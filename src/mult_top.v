==> flow/design.v <==
`timescale 1ns / 1ps
module R4ABM2p16( x,y,p);
input [15:0] x,y;
output [31:0] p;
wire [7:0] sign_factor;
wire [16:0] p1;
assign sign_factor[0] = y[1] & y[0];
genvar i;
generate
	for ( i = 0; i < 16; i = i+1 )
		begin : pp_first 
		booth_R4ABM2 pp_pr(x[i],y[1],p1[i]);
		end
endgenerate
booth last_pp0(x[15],x[15],y[1],y[0],1'b0,p1[16]);
wire [16:0] p2;
assign sign_factor[1] = y[3] & (y[2] ^ y[1]);
genvar i1;
generate
	for ( i1 = 0; i1 < 14; i1 = i1+1 )
		begin : pp_second 
		booth_R4ABM2 pp_pr(x[i1],y[3],p2[i1]);
		end
endgenerate
genvar i10;
generate
	for ( i10 = 14; i10 < 16; i10 = i10+1 )
		begin : pp_second_exact 
		booth pp_pr(x[i10],x[i10-1],y[3],y[2],y[1],p2[i10]);
		end
endgenerate
booth last_pp1(x[15],x[15],y[3],y[2],y[1],p2[16]);
wire [16:0] p3;
assign sign_factor[2] = y[5] & (y[4] ^ y[3]);
genvar i2;
generate
	for ( i2 = 0; i2 < 12; i2 = i2+1 )
		begin : pp_third 
		booth_R4ABM2 pp_pr(x[i2],y[5],p3[i2]);
		end
endgenerate
genvar j21;
generate
	for ( j21 = 12; j21 < 16; j21 = j21+1 )
		begin : pp_third_exact 
		booth pp_pr(x[j21],x[j21-1],y[5],y[4],y[3],p3[j21]);
		end
endgenerate
booth last_pp2(x[15],x[15],y[5],y[4],y[3],p3[16]);
wire [16:0] p4;
assign sign_factor[3] = y[7] & (y[6] ^ y[5]);
genvar i3;
generate
	for ( i3 = 0; i3 < 10; i3 = i3+1 )
		begin : pp_fourth 
		booth_R4ABM2 pp_pr(x[i3],y[7],p4[i3]);
		end
endgenerate
genvar j3;
generate
	for ( j3 = 10; j3 < 16; j3 = j3+1 )
		begin : pp_fourth_exact 
		booth pp_pr(x[j3],x[j3-1],y[7],y[6],y[5],p4[j3]);
		end
endgenerate
booth last_pp3(x[15],x[15],y[7],y[6],y[5],p4[16]);
wire [16:0] p5;
assign sign_factor[4] = y[9] & (y[8] ^ y[7]);
genvar i4;
generate
	for ( i4 = 0; i4 < 8; i4 = i4+1 )
		begin : pp_fifth 
		booth_R4ABM2 pp_pr(x[i4],y[9],p5[i4]);
		end
endgenerate
genvar j4;
generate
	for ( j4 = 8; j4 < 16; j4 = j4+1 )
		begin : pp_fifth_exact 
		booth pp_pr(x[j4],x[j4-1],y[9],y[8],y[7],p5[j4]);
		end
endgenerate
booth last_pp4(x[15],x[15],y[9],y[8],y[7],p5[16]);
wire [16:0] p6;
assign sign_factor[5] = y[11] & (y[10] ^ y[9]);
genvar i5;
generate
	for ( i5 = 0; i5 < 6; i5 = i5+1 )
		begin : pp_sixt
		booth_R4ABM2 pp_pr(x[i5],y[11],p6[i5]);
		end
endgenerate
genvar j5;
generate
	for ( j5 = 6; j5 < 16; j5 = j5+1 )
		begin : pp_sixt_exact 
		booth pp_pr(x[j5],x[j5-1],y[11],y[10],y[9],p6[j5]);
		end
endgenerate
booth last_pp5(x[15],x[15],y[11],y[10],y[9],p6[16]);
wire [16:0] p7;
assign sign_factor[6] = y[13] & (y[12] ^ y[11]);
genvar i6;
generate
	for ( i6 = 0; i6 < 4; i6 = i6+1 )
		begin : pp_seven
		booth_R4ABM2 pp_pr(x[i6],y[13],p7[i6]);
		end
endgenerate
genvar j6;
generate
	for ( j6 = 4; j6 < 16; j6 = j6+1 )
		begin : pp_seven_exact 
		booth pp_pr(x[j6],x[j6-1],y[13],y[12],y[11],p7[j6]);
		end
endgenerate
booth last_pp6(x[15],x[15],y[13],y[12],y[11],p7[16]);
wire [16:0] p8;
assign sign_factor[7] = y[15] & (y[14] ^ y[13]);
genvar i7;
generate
	for ( i7 = 0; i7 < 2; i7 = i7+1 )
		begin : pp_eight
		booth_R4ABM2 pp_pr(x[i7],y[15],p8[i7]);
		end
endgenerate
genvar j7;
generate
	for ( j7 = 2; j7 < 16; j7 = j7+1 )
		begin : pp_eight_exact 
		booth pp_pr(x[j7],x[j7-1],y[15],y[14],y[13],p8[j7]);
		end
endgenerate
booth last_pp7(x[15],x[15],y[15],y[14],y[13],p8[16]);
wire [7:0] E_MSB;
wire E_MSB0_neg;
not xn1(E_MSB[0],p1[16]);
not xn2(E_MSB[1],p2[16]);
not xn3(E_MSB[2],p3[16]);
not xn4(E_MSB[3],p4[16]);
not xn5(E_MSB[4],p5[16]);
not xn6(E_MSB[5],p6[16]);
not xn7(E_MSB[6],p7[16]);
not xn8(E_MSB[7],p8[16]);
not n1(E_MSB0_neg,E_MSB[0]);
wire [16:0] sum00_FA;
wire [16:0] carry00_FA;
wire [2:0] sum00_HA;
wire [2:0] carry00_HA;
wire [2:0] tmp001_HA;
wire [2:0] tmp002_HA;
assign tmp001_HA = {1'b1,p1[3],p1[0]};
assign tmp002_HA = {p3[16],p2[1],sign_factor[0]};
genvar i000;
generate
	for (i000 = 0; i000 < 3; i000 = i000 + 1)
		begin : pp_had000
		HAd pp_had(tmp001_HA[i000],tmp002_HA[i000],carry00_HA[i000],sum00_HA[i000]);
		end
endgenerate
wire [16:0] tmp001_FA;
wire [16:0] tmp002_FA;
wire [16:0] tmp003_FA;
assign tmp001_FA = {E_MSB[0],E_MSB0_neg,E_MSB0_neg, p1[16:4],p1[2]};
assign tmp002_FA = {E_MSB[1],p2[16:2],p2[0]};
assign tmp003_FA = {p3[16:0],sign_factor[1]};
genvar i001;
generate
	for (i001 = 0; i001 < 17; i001 = i001 + 1)
		begin : pp_fad00
		FAd pp_fad(tmp001_FA[i001],tmp002_FA[i001], tmp003_FA[i001], carry00_FA[i001],sum00_FA[i001]);
		end
endgenerate
wire [15:0] sum01_FA;
wire [15:0] carry01_FA;
wire [3:0] sum01_HA;
wire [3:0] carry01_HA;
wire [3:0] tmp011_HA;
wire [3:0] tmp012_HA;
assign tmp011_HA = {1'b1,E_MSB[4],p4[3],p4[0]};
assign tmp012_HA = {p6[16:15],p5[1],sign_factor[3]};
genvar i010;
generate
	for (i010 = 0; i010 < 4; i010 = i010 + 1)
		begin : pp_had01
		HAd pp_had(tmp011_HA[i010],tmp012_HA[i010],carry01_HA[i010],sum01_HA[i010]);
		end
endgenerate
wire [15:0] tmp011_FA;
wire [15:0] tmp012_FA;
wire [15:0] tmp013_FA;
assign tmp011_FA = {1'b1,E_MSB[3],p4[16:4],p4[2]};
assign tmp012_FA = {p5[16:2],p5[0]};
assign tmp013_FA = {p6[14:0],sign_factor[4]};
genvar i011;
generate
	for (i011 = 0; i011 < 16; i011 = i011 + 1)
		begin : pp_fad01
		FAd pp_fad(tmp011_FA[i011],tmp012_FA[i011], tmp013_FA[i011], carry01_FA[i011],sum01_FA[i011]);
		end
endgenerate
wire  sum02_FA;
wire  carry02_FA;
wire [16:0] sum02_HA;
wire [16:0] carry02_HA;
FAd f020(p7[2],p8[0],sign_factor[7],carry02_FA,sum02_FA);
wire [16:0] tmp021_HA;
wire [16:0] tmp022_HA;
assign tmp021_HA = {1'b1,E_MSB[6],p7[16:3],p7[0]};
assign tmp022_HA = {p8[16:1],sign_factor[6]};
genvar i020;
generate
	for (i020 = 0; i020  < 17; i020  = i020  + 1)
		begin : pp_had02
		HAd pp_had(tmp021_HA[i020],tmp022_HA[i020],carry02_HA[i020],sum02_HA[i020]);
		end
endgenerate
wire [16:0] sum10_FA;
wire [16:0] carry10_FA;
wire [3:0] sum10_HA;
wire [3:0] carry10_HA;
HAd h100(p1[1],carry00_HA[0],carry10_HA[0],sum10_HA[0]);
HAd h101(sum00_HA[1],carry00_FA[0],carry10_HA[1],sum10_HA[1]);
HAd h102(sum00_FA[2],carry00_FA[1],carry10_HA[2],sum10_HA[2]);
HAd h103(1'b1,sum01_FA[13],carry10_HA[3],sum10_HA[3]);
wire[16:0] tmp100;
wire[16:0] tmp101;
wire[16:0] tmp102;
assign tmp100 = { E_MSB[2],sum00_HA[2],sum00_FA[16:3],sum00_FA[1]};
assign tmp101 = {carry00_HA[2],carry00_FA[16:2],carry00_HA[1]};
assign tmp102 = {sum01_FA[12:1],sum01_HA[1],sum01_FA[0],p4[1],sum01_HA[0],sign_factor[2]};
genvar i11;
generate
	for(i11 = 0; i11 < 17; i11 = i11 +1 )
		begin : pp_fad10
		FAd pp_fad(tmp100[i11],tmp101[i11],tmp102[i11],carry10_FA[i11],sum10_FA[i11]);
		end
endgenerate
wire [13:0] sum11_FA;
wire [13:0] carry11_FA;
wire [6:0] sum11_HA;
wire [6:0] carry11_HA;   
wire[6:0] tmp100_HA;
wire[6:0] tmp101_HA;
assign tmp100_HA = {E_MSB[7],sum02_HA[16:14],carry01_FA[4],carry01_FA[2],carry01_HA[1]};
assign tmp101_HA = {carry02_HA[16:13],sum02_FA,sum02_HA[0],sign_factor[5]};
genvar i12;
generate
	for(i12 = 0; i12 < 7; i12 = i12 +1 )
		begin : pp_had11
		HAd pp_had(tmp100_HA[i12],tmp101_HA[i12],carry11_HA[i12],sum11_HA[i12]);
		end
endgenerate
wire[13:0] tmp110_FA;
wire[13:0] tmp111_FA;
wire[13:0] tmp112_FA;
assign tmp110_FA = {carry01_HA[3:2],carry01_FA[15:5],carry01_FA[3]};
assign tmp111_FA = {sum02_HA[13:1],p7[1]};
assign tmp112_FA = {carry02_HA[12:1],carry02_FA,carry02_HA[0]};
genvar i13;
generate
	for(i13 = 0; i13 < 14; i13 = i13 +1 )
		begin : pp_fad12
		FAd pp_fad(tmp110_FA[i13],tmp111_FA[i13],tmp112_FA[i13],carry11_FA[i13],sum11_FA[i13]);
		end
endgenerate
wire [20:0] sum20_FA;
wire [20:0] carry20_FA;
wire [7:0] sum20_HA;
wire [7:0] carry20_HA; 
wire[7:0] tmp200_HA;
wire[7:0] tmp201_HA;
assign tmp200_HA = {sum11_HA[6:4],sum10_FA[3],sum10_FA[1],sum10_HA[2],sum10_FA[0],sum00_FA[0]};
assign tmp201_HA = {carry11_HA[5:3],carry10_FA[2],carry10_HA[2],carry10_FA[0],carry10_HA[1],carry10_HA[0]};
genvar i20;
generate
	for(i20 = 0; i20 < 8; i20 = i20 +1 )
		begin : pp_had20 
		HAd pp_had(tmp200_HA[i20],tmp201_HA[i20],carry20_HA[i20],sum20_HA[i20]);
		end
endgenerate
wire[20:0] tmp200_FA;
wire[20:0] tmp201_FA;
wire[20:0] tmp202_FA;
assign tmp200_FA = {1'b1,E_MSB[5],sum01_HA[3:2],sum01_FA[15:14],sum10_HA[3],sum10_FA[16:4],sum10_FA[2]};
assign tmp201_FA = {sum11_HA[3],sum11_FA[13:10],carry10_HA[3],carry10_FA[16:3],carry10_FA[1]};
assign tmp202_FA = {carry11_FA[13:9],sum11_FA[9:1],sum11_HA[2],sum11_FA[0],sum11_HA[1],carry01_FA[1],sum11_HA[0],carry01_FA[0],carry01_HA[0]};
genvar i21;
generate
	for(i21 = 0; i21 < 21; i21 = i21 +1 )
		begin : pp_fad20
		FAd pp_fad(tmp200_FA[i21],tmp201_FA[i21],tmp202_FA[i21],carry20_FA[i21],sum20_FA[i21]);
		end
endgenerate
wire [11:0] sum30_FA;
wire [11:0] carry30_FA;
wire [16:0] sum30_HA;
wire [16:0] carry30_HA; 
wire[16:0] tmp300_HA;
wire[16:0] tmp301_HA;
assign tmp300_HA = {carry11_HA[6],sum20_HA[7:5] ,sum20_FA[20:16],sum20_FA[4],sum20_FA[2:1],sum20_HA[4],sum20_FA[0],sum20_HA[3:2],sum10_HA[1]};
assign tmp301_HA = {carry20_HA[7:5],carry20_FA[20:15],carry20_FA[3],carry20_FA[1],carry20_HA[4],carry20_FA[0],carry20_HA[3:0]};
genvar i30;
generate
	for(i30 = 0; i30 < 17; i30 = i30 +1 )
		begin : pp_had30
		HAd pp_had(tmp300_HA[i30],tmp301_HA[i30],carry30_HA[i30],sum30_HA[i30]);
		end
endgenerate
wire[11:0] tmp300_FA;
wire[11:0] tmp301_FA;
wire[11:0] tmp302_FA;
assign tmp300_FA = {sum20_FA[15:5],sum20_FA[3]};
assign tmp301_FA = {carry20_FA[14:4],carry20_FA[2]};
assign tmp302_FA = {carry11_FA[8:1],carry11_HA[2],carry11_FA[0],carry11_HA[1:0]};
genvar i31;
generate
	for(i31 = 0; i31 < 12; i31 = i31 +1 )
		begin : pp_fad31
		FAd pp_fad(tmp300_FA[i31],tmp301_FA[i31], tmp302_FA[i31], carry30_FA[i31],sum30_FA[i31]);
		end
endgenerate
wire [31:0] tmp_ADD1;
wire [31:0] tmp_ADD2;
assign tmp_ADD1 = {sum30_HA[15:8],sum30_FA[11:1],sum30_HA[7],sum30_FA[0],sum30_HA[6:1],sum20_HA[1],sum30_HA[0],sum20_HA[0],sum10_HA[0],sum00_HA[0]}; 
assign tmp_ADD2 = {carry30_HA[14:8],carry30_FA[11:1],carry30_HA[7],carry30_FA[0],carry30_HA[6:1],1'b0,carry30_HA[0],4'b0}; 
assign p = tmp_ADD1 + tmp_ADD2;
endmodule
module booth(a1,a0,b2,b1,b0,p);
	input a1,a0,b2,b1,b0;
	output p;
    wire [1:0] k;
    assign k[0] = (b1 ^ b0) & (b2 ^ a1);
    assign k[1] = (~(b1 ^ b0)) & (b2 ^ b1) & (b2 ^ a0);
    assign p = k[0] | k[1];
endmodule
module booth_R4ABM2(a0,b2,p);
	input a0,b2;
	output p;
    assign p = b2 ^ a0;
endmodule
module HAd(a,b,c,s);
	input a,b;
	output c,s;
	xor x1(s,a,b);
	and a1(c,a,b);
endmodule
module FAd(a,b,c,cy,sm);
	input a,b,c;
	output cy,sm;
	wire x,y,z;
	xor x1(x,a,b);
	xor x2(sm,x,c);
	and a1(y,a,b);
	and a2(z,x,c);
	or o1(cy,y,z);
endmodule
module FA(a,b,c,cy,sm);
	input a,b,c;
	output cy,sm;
	wire x,y,z;
	xor x1(x,a,b);
	xor x2(sm,x,c);
	and a1(y,a,b);
	and a2(z,x,c);
	or o1(cy,y,z);
endmodule
module carry_lookahead_adder
  #(parameter WIDTH = 16)
  (
   input [WIDTH-1:0] i_add1,
   input [WIDTH-1:0] i_add2,
   output [WIDTH:0]  o_result
   );
  wire [WIDTH:0]     w_C;
  wire [WIDTH-1:0]   w_G, w_P, w_SUM;
  genvar  ii;
  generate
    for (ii=0; ii<WIDTH; ii=ii+1) 
      begin
        FA full_adder_inst
            ( 
              .a(i_add1[ii]),
              .b(i_add2[ii]),
              .c(w_C[ii]),
              .sm(w_SUM[ii]),
              .cy()
              );
      end
  endgenerate
  genvar             jj;
  generate
    for (jj=0; jj<WIDTH; jj=jj+1) 
      begin
        assign w_G[jj]   = i_add1[jj] & i_add2[jj];
        assign w_P[jj]   = i_add1[jj] | i_add2[jj];
        assign w_C[jj+1] = w_G[jj] | (w_P[jj] & w_C[jj]);
      end
  endgenerate
  assign w_C[0] = 1'b0;  
  assign o_result = {w_C[WIDTH], w_SUM};    
endmodule  
`timescale 1ns / 10ps
module mult_top(
    input clk,
    input  [15:0] x,
    input  [15:0] y,
    output reg [31:0] p_out
    );
    wire [31:0] P_vec;
    reg [15:0] X_vec;
    reg [15:0] Y_vec;
    R4ABM2p16 mult(X_vec,Y_vec,P_vec); 
    always @(posedge clk) 
    begin
        p_out = P_vec;
        X_vec = x;
        Y_vec = y;
    end
endmodule 
-- Step by step through the tools: mult_top
The steps from the RTL of mult_top to its reports follow in flow order.
Lines are those of the file above, counted from 1.
Operators: Yosys type, input widths -> output width; for muxes data width and select width s.
Cell names lack the library's common part.
Not given: --
- top: mult_top
- clock: clk
- cell library: sky130hd
- corner: tt_025C_1v80

-- Word-level counts
Source: Yosys, flattened and elaborated, memories not mapped. Widths are those after wreduce; folded enables and synchronous resets count as part of the registers. Registers that Yosys merges into a memory's read port (data or address) are not register bits. Print and check cells do not count. Equal cells are merged and count once.
- bits in registers at 64
- noted bits of input ports: 33
- noted output and inout port bits: 32
- word-level cells at 957
- $add $sub $neg at 1
- bitwise logic cells: 953
- operators by type and width (operator ; count):
    $xor 1x1->1 ; 392
    $and 1x1->1 ; 382
    $or 1x1->1 ; 161
    $add 32x32->32 ; 1
    $not 1->1 ; 18

-- Longest topological paths
Depth = most cells in a row (Yosys ltp): at word level without a register or memory, in the mapped netlist without a sequential cell, where the memories' decode and read muxes count.
- word-level depth at 19
- noted ABC_AREA: 0
- noted gate-level depth with buffers: 21
- gate-level depth less buffers at 19

-- Netlist
Source: synth_stat.txt of the flow (Yosys; design flattened, memories mapped). It holds for the ABC_AREA given above (unset counts as 0); a run with the other value may have another netlist.
The area totals of this step are shown rounded.
- cell types (cell type ; count ; total area (sq um)):
    fa_1 ; 96 ; 1.92E+03
    dfxtp_1 ; 64 ; 1.28E+03
    ha_1 ; 79 ; 988.448
    xor2_1 ; 82 ; 718.189
    xnor2_1 ; 77 ; 674.397
    inv_1 ; 108 ; 405.389
    o21ai_0 ; 50 ; 250.24
    nor2_1 ; 56 ; 210.202
    a22oi_1 ; 26 ; 195.187
    clkbuf_1 ; 37 ; 138.883
    a21oi_1 ; 27 ; 135.13
    nand2_1 ; 34 ; 127.622
    a21o_1 ; 15 ; 112.608
    a211oi_1 ; 13 ; 97.594
    a221oi_1 ; 11 ; 96.342
    buf_1 ; 14 ; 52.55
    buf_2 ; 9 ; 45.043
    o21a_1 ; 6 ; 45.043
Not listed: further types 35, cells in them 85.
- noted standard cells after synthesis: 889
- chip area (Yosys) at 8130 sq um
- sequential part of the area at 1281 sq um
- mapped flip-flops: 64
- buffer cells at 60
The figures by module come from a second, unflattened synthesis with its own total; it is not the netlist above.
- cell total of the unflattened synthesis at 842
- noted area (unflattened synthesis): 9024 sq um
Rows give one instance, submodules left out.
- modules (module ; instances ; cells ; area (sq um) ; sequential area (sq um)):
    booth ; 64 ; 5 ; 43.8 ; 0.0
    FAd ; 98 ; 1 ; 20.0 ; 0.0
    R4ABM2p16 ; 1 ; 229 ; 1609 ; 0.0
    mult_top ; 1 ; 64 ; 1281 ; 1281
    HAd ; 59 ; 1 ; 12.5 ; 0.0
    booth_R4ABM2 ; 72 ; 1 ; 8.8 ; 0.0

-- Path before layout
OpenSTA on the mapped netlist: ideal clock, no wires. The path of least setup slack (recovery checks aside). Input and output delay are each 20% of the period. Register names are those of the netlist, which keeps one name where synthesis merged equal registers.
- path type: flip-flop to flip-flop
- start: reg Y_vec[3]
- end: reg p_out[29]
- clock period at 9.01 ns
- setup time at 0.119 ns
- noted launch time at the first pin: 0.000 ns
- data arrival time at 4.999 ns
- noted data required time: 8.891 ns
- path slack at 3.893 ns
- noted delay of the path: 5.118 ns
- stages: 17
- buffers on the path at 3
- synthesis period reached at 5.117 ns
"delay of the path" is the arrival time less input delay plus setup time.
"stages" counts driving pins, that of a launching flip-flop among them; a cell with two outputs on the path counts twice.
"synthesis period reached" = period - worst setup slack (recovery checks aside). The figure is calculated, with input and output delays left at 20% of the set period.
The rows between start and end are the longest chain of elaborated cells between them; the timing report does not say that the signal goes this way. Where chains are equally long, one stands for them.
Each line given opens the expression or statement behind the cell; cells for indexed reads and writes are added by Yosys, which also makes memories of some case tables.
- cell sequence: dfxtp_1 > clkbuf_1 > buf_1 > buf_2 > xnor2_1 > fa_1 > fa_1 > fa_1 > fa_1 > inv_1 > ha_1 > and2_1 > and2_4 > a221o_1 > a311oi_2 > o21ai_1 > xnor2_1
- noted length of the longest elaborated chain: 18
- elaborated cells between the ends (all ways) at 383
- classes of those cells: add/sub: 1; logic: 382
- ends and longest elaborated chain, after synthesis (what ; line ; source):
    from (decl) ; 412 ; reg [15:0] Y_vec;
    from (assign) ; 418 ; Y_vec = y;
    $xor 1x1->1 ; 334 ; assign k[1] = (~(b1 ^ b0)) & (b2 ^ b1) & (b2 ^ a0);
    $and 1x1->1 (2 in a row) ; 334 ;
    $or 1x1->1 ; 335 ; assign p = k[0] | k[1];
    $not 1->1 ; 138 ; not xn2(E_MSB[1],p2[16]);
    $xor 1x1->1 ; 352 ; xor x1(x,a,b);
    $and 1x1->1 ; 355 ; and a2(z,x,c);
    $or 1x1->1 ; 356 ; or o1(cy,y,z);
    [... 3 more ...] ; -- ;
    $xor 1x1->1 ; 352 ;
    $and 1x1->1 ; 355 ;
    $or 1x1->1 ; 356 ;
    $xor 1x1->1 ; 352 ;
    $and 1x1->1 ; 355 ;
    $or 1x1->1 ; 356 ;
    $add 32x32->32 ; 327 ; assign p = tmp_ADD1 + tmp_ADD2;
    to (assign) ; 416 ; p_out = P_vec;
    to (decl) ; 408 ; output reg [31:0] p_out

-- Timing after layout
Path of least setup slack in the final report of job 1 (OpenROAD, finished layout, wires in). Where an end is a register, its clock arrival counts in the times.
- path type: flip-flop to flip-flop
- start: reg Y_vec[9]
- end: reg p_out[28]
- clock period at 4.78 ns
- setup time at 0.12 ns
- noted launch time at the first pin: 0.35 ns
- data arrival time at 4.89 ns
- noted data required time: 5.01 ns
- path slack at 0.13 ns
- stages: 18
- buffers on the path at 2
The rows between start and end are the longest chain of elaborated cells between them; the timing report does not say that the signal goes this way. Where chains are equally long, one stands for them.
- cell sequence: dfxtp_4 > buf_6 > or3b_4 > nor2_4 > a211oi_2 > fa_1 > fa_1 > fa_2 > fa_1 > inv_2 > ha_4 > buf_6 > and4_4 > nand2_1 > nor2_2 > o2bb2ai_4 > mux2i_1 > nor2_1
- noted length of the longest elaborated chain: 15
- elaborated cells between the ends (all ways) at 459
- classes of those cells: add/sub: 1; logic: 458
- ends and longest elaborated chain, after layout (what ; line ; source):
    from (decl) ; 412 ; reg [15:0] Y_vec;
    from (assign) ; 418 ; Y_vec = y;
    $xor 1x1->1 ; 334 ; assign k[1] = (~(b1 ^ b0)) & (b2 ^ b1) & (b2 ^ a0);
    $and 1x1->1 (2 in a row) ; 334 ;
    $or 1x1->1 ; 335 ; assign p = k[0] | k[1];
    $xor 1x1->1 ; 352 ; xor x1(x,a,b);
    $xor 1x1->1 ; 353 ; xor x2(sm,x,c);
    $and 1x1->1 ; 355 ; and a2(z,x,c);
    $or 1x1->1 ; 356 ; or o1(cy,y,z);
    $xor 1x1->1 ; 352 ;
    $and 1x1->1 ; 355 ;
    $or 1x1->1 ; 356 ;
    $xor 1x1->1 ; 352 ;
    $and 1x1->1 ; 355 ;
    $or 1x1->1 ; 356 ;
    $add 32x32->32 ; 327 ; assign p = tmp_ADD1 + tmp_ADD2;
    to (assign) ; 416 ; p_out = P_vec;
    to (decl) ; 408 ; output reg [31:0] p_out

Hand-over note for mult_top

Settings and measured results of 2 stored flow runs for module mult_top (sky130hd), not sorted in any way. The constraints put input and output delay at 20% of the set period each and load the outputs with 0.01 pF.
"period reached" = clock period - worst setup slack. The figure is calculated, with input and output delays left at 20% of the set period.
Values from the reports are rounded here.

Job 1

==> flow/run.sh <==
#!/bin/bash
# the make line also repeats the synthesis and layout settings of config.mk as NAME=value (left out here)
make -C /OpenROAD-flow-scripts/flow DESIGN_CONFIG=/design/flow/config.mk WORK_HOME=/design/flow/orfs CLKGATE_MAP_FILE= finish
==> flow/config.mk <==
export PLATFORM = sky130hd
export DESIGN_NAME = mult_top
export DESIGN_NICKNAME = mult_top
export VERILOG_FILES = /design/flow/design.v
export SDC_FILE = /design/flow/constraint.sdc
export NUM_CORES = 4
export LEC_CHECK = 0
export CAP_MARGIN = 5
export CELL_PAD_IN_SITES_GLOBAL_PLACEMENT = 1
export CORE_MARGIN = 2
export CORE_UTILIZATION = 21
export CTS_CLUSTER_DIAMETER = 57
export CTS_CLUSTER_SIZE = 54
export MAX_ROUTING_LAYER = met5
export SETUP_SLACK_MARGIN = 0.73
export SLEW_MARGIN = 20
==> flow/constraint.sdc <==
create_clock -name core_clock -period 4.78 [get_ports {clk}]
set_input_delay 0.9560 -clock core_clock [delete_from_list [all_inputs] [get_ports {clk}]]
set_output_delay 0.9560 -clock core_clock [all_outputs]
set_load 0.01 [all_outputs]

Measured in job 1:
- die size at 40310 sq um
- lowest setup slack at 0.127 ns
- period reached: 4.653 ns
- worst hold slack after layout: 0.609 ns
- synthesis area: 8130 sq um
- noted the utilization of the finished layout: 31.8%

Job 2

==> flow/run.sh <==
#!/bin/bash
# the make line also repeats the synthesis and layout settings of config.mk as NAME=value (left out here)
make -C /OpenROAD-flow-scripts/flow DESIGN_CONFIG=/design/flow/config.mk WORK_HOME=/design/flow/orfs CLKGATE_MAP_FILE= finish
==> flow/config.mk <==
export PLATFORM = sky130hd
export DESIGN_NAME = mult_top
export DESIGN_NICKNAME = mult_top
export VERILOG_FILES = /design/flow/design.v
export SDC_FILE = /design/flow/constraint.sdc
export NUM_CORES = 4
export LEC_CHECK = 0
export CAP_MARGIN = 20
export CORE_MARGIN = 2
export CORE_UTILIZATION = 39
export SLEW_MARGIN = 20
==> flow/constraint.sdc <==
create_clock -name core_clock -period 6.01 [get_ports {clk}]
set_input_delay 1.2020 -clock core_clock [delete_from_list [all_inputs] [get_ports {clk}]]
set_output_delay 1.2020 -clock core_clock [all_outputs]
set_load 0.01 [all_outputs]

Measured in job 2:
- worst hold slack after layout: 0.605 ns
- lowest setup slack at 0.624 ns
- noted the utilization of the finished layout: 46.2%
- synthesis area: 8130 sq um
- die size at 22020 sq um
- period reached: 5.386 ns

End of note.
